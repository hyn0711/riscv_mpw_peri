==> flow/design.v <==
module accum_buffer (
    input logic                 clk_i,
    input logic                 rst_ni,
    input logic                 accum_buf_write_en_i,
    input logic [19:0]          shifter_output_i,
    input logic                 accum_buf_read_en_i,
    output logic [31:0]         accum_buf_output_o
);
    logic [31:0] buf_reg;
    always_ff @ (posedge clk_i or negedge rst_ni) begin
        if (!rst_ni) begin
            buf_reg <= '0;
        end else begin
            if (accum_buf_write_en_i) begin
                buf_reg <= buf_reg + shifter_output_i;
            end else if (accum_buf_read_en_i) begin
                buf_reg <= '0;
            end else begin
                buf_reg <= buf_reg;
            end
        end
    end
    always_comb begin
        if (accum_buf_read_en_i) begin  
            accum_buf_output_o = buf_reg;
        end else begin
            accum_buf_output_o = '0;
        end
    end
endmodule
* Reports on accum_buffer *
What the tools print for accum_buffer, step after step.
Line numbers count from 1 in the design file above.
Library cell names are shortened.
The mark -- stands for no value.

design
  top = accum_buffer
  clock input = clk_i
  standard-cell library = sky130hd
  corner = tt_025C_1v80

* Elaborated design *
Source: Yosys, flattened and elaborated, memories not mapped. Widths are those after wreduce. Registers that Yosys merges into a memory's read port (data or address) are not register bits. Print and check cells do not count. Equal cells are merged and count once.

operators by class
  add/subtract/negate cells = 1
  muxes and demuxes = 3
  reduce/logical cells = 1

operator list
  cell                                       number
  32-bit 2-to-1 mux                          3
  32-bit by 20-bit adder with 32-bit output  1
  2-bit nonzero test                         1

bit counts
  register bits = 32
  bits of input ports = 24
  output and inout bits = 32
  cells after elaboration = 6

* Longest topological paths *
Longest topological path by Yosys (ltp), each cell counted once; first at word level (registers and memories cut), then after technology mapping (sequential cells cut; the memories' decode and read muxes count).

logic depth
  depth in word-level cells = 2
  ABC_AREA = 0
  depth in mapped cells = 9
  mapped depth without buffers = 9

* Mapped cells and area *
The flow's flattened synthesis, as Yosys stat reports it; memories are mapped. The netlist is that of the ABC_AREA named above (0 if unset); the other value can give another one.

cells by type
  cell      number  total area (um^2)
  dfrtp_1   32      800.768
  ha_1      20      250.24
  and2_1    32      200.192
  nand2_1   35      131.376
  a22o_1    14      122.618
  a21oi_1   21      105.101
  o21ai_0   15      75.072
  nor2_1    17      63.811
  xor2_1    6       52.55
  mux2i_1   5       50.048
  nand2b_1  8       50.048
  nand3_1   10      50.048
  clkbuf_1  12      45.043
  o211ai_1  6       45.043
  xnor2_1   5       43.792
  o21ai_1   8       40.038
  or3_1     6       37.536
  a211o_1   4       35.034

Not listed: further types 44, cells in them 74.

synthesis totals
  cells in the netlist = 330
  cell area after synthesis = 2775.2 um^2
  sequential part of the area = 800.8 um^2
  flip-flop cells = 32
  buffers = 14

* Path before layout *
Path of least setup slack by OpenSTA after synthesis, without wires, with an ideal clock, recovery checks aside; 20% of the period is set as input and as output delay. Where synthesis merged equal registers, the netlist keeps one of their names.

path post-synthesis
  path kind = input port to flip-flop
  start point = in shifter_output_i[0]
  end point = reg buf_reg[28]
  clock period = 2.97 ns
  external input delay = 0.594 ns
  library setup time = 0.124 ns
  time at the first pin = 0.594 ns
  arrival time = 2.520 ns
  data required time = 2.846 ns
  slack = 0.326 ns
  path delay = 2.050 ns
  stages on the path = 9
  path buffers = 0
  synthesis period reached = 2.644 ns

"path delay" = arrival - input delay + setup time.
"stages on the path": output pins that drive a net of the path, with the launching flip-flop's if there is one; two outputs of one cell count as two.
"synthesis period reached" is the clock period less the worst setup slack; recovery checks do not enter. This is arithmetic on one report: input and output delays are still those of the set period (20% each).
Between the ends stands the longest chain of elaborated cells between them, by number of cells; it is not shown to be the way that was timed. Of several equally long chains one is given.
Each line given opens the expression or statement behind the cell; cells for indexed reads and writes are added by Yosys, which also makes memories of some case tables.
At most two assigning lines are given for a register; there are more.

between the ends, post-synthesis
  path through = ha_1 > inv_1 > fa_1 > nand2b_1 > a21oi_1 > o211a_1 > nor3_2 > o311a_1 > a211o_1
  cells in the longest elaborated chain = 2
  elaborated cells between the ends (all ways) = 2
  RTL lines with such cells = 2
  those cells by class = add/sub (1); mux (1)

ends and longest elaborated chain, post-synthesis
  element                                    line  RTL
  start: declaration                         5     input logic [19:0]          shifter_output_i,
  32-bit by 20-bit adder with 32-bit output  15    buf_reg <= buf_reg + shifter_output_i;
  32-bit 2-to-1 mux                          14    if (accum_buf_write_en_i) begin
  end: assignment                            15
  end: assignment                            19    buf_reg <= buf_reg;
  end: declaration                           9     logic [31:0] buf_reg;

* Path in the finished layout *
Path of least setup slack in the final report of flow run A (OpenROAD, finished layout, wires in). Where an end is a register, its clock arrival counts in the times.

path after layout
  path kind = input port to flip-flop
  start point = in shifter_output_i[0]
  end point = reg buf_reg[28]
  clock period = 4.82 ns
  external input delay = 0.96 ns
  library setup time = 0.11 ns
  time at the first pin = 0.96 ns
  arrival time = 3.61 ns
  data required time = 5.00 ns
  slack = 1.39 ns
  stages on the path = 10
  path buffers = 1

Between the ends stands the longest chain of elaborated cells between them, by number of cells; it is not shown to be the way that was timed. Of several equally long chains one is given.
At most two assigning lines are given for a register; there are more.

between the ends, after layout
  path through = clkdlybuf4s50_1 > ha_1 > inv_1 > fa_1 > nand2b_1 > a21oi_1 > o211a_1 > nor3_2 > o311a_1 > a211o_1
  cells in the longest elaborated chain = 2
  elaborated cells between the ends (all ways) = 2
  RTL lines with such cells = 2
  those cells by class = add/sub (1); mux (1)

ends and longest elaborated chain, after layout
  element                                    line  RTL
  start: declaration                         5     input logic [19:0]          shifter_output_i,
  32-bit by 20-bit adder with 32-bit output  15    buf_reg <= buf_reg + shifter_output_i;
  32-bit 2-to-1 mux                          14    if (accum_buf_write_en_i) begin
  end: assignment                            15
  end: assignment                            19    buf_reg <= buf_reg;
  end: declaration                           9     logic [31:0] buf_reg;

Subject: flow runs of accum_buffer

Hi,

Measured results for accum_buffer: 2 stored runs of the Yosys and OpenROAD flow on sky130hd. The settings differ; the order carries no meaning. The constraints put input and output delay at 20% of the set period each and load the outputs with 0.01 pF.
By "achieved clock period" is meant the clock period of the run minus its worst setup slack. This is arithmetic on one report: input and output delays are still those of the set period (20% each).
"worst path time": the worst setup path's part of the clock period (all of it between registers, 20% less for each end at a port) less its slack. A launch clock that arrives late makes it longer, a capture clock that arrives late makes it shorter.
By "overall power" is meant OpenSTA's value without simulated activity: inputs other than the clock are taken to toggle once in ten clock periods, and the tool carries that through the logic.
Among the settings, n/a means not set for that run.

setting or result                        flow run A               flow run B
period_ns                                4.82                     1.91
CAP_MARGIN                               20                       20
CORE_MARGIN                              2                        5
CORE_UTILIZATION                         40                       47
SLEW_MARGIN                              20                       25
PLACE_DENSITY_LB_ADDON                   n/a                      0.1
CORE_ASPECT_RATIO                        n/a                      1.59
GPL_TIMING_DRIVEN                        n/a                      0
GPL_ROUTABILITY_DRIVEN                   n/a                      0
MAX_ROUTING_LAYER                        n/a                      met4
final design utilization (%)             51.8                     76.2
overall power (mW)                       1.642                    5.880
smallest setup slack (ns)                1.394                    -0.420
achieved clock period (ns)               3.426                    2.330
mapped cell area after synthesis (um^2)  2775.2                   2775.2
die outline area (um^2)                  7620.4                   7583.1
standard-cell area after layout (um^2)   3498.4                   4404.2
post-route setup TNS (ns)                0.000                    -5.455
worst path time (ns)                     2.46                     2.33
type of the worst setup path             input port to flip-flop  flip-flop to flip-flop

Regards
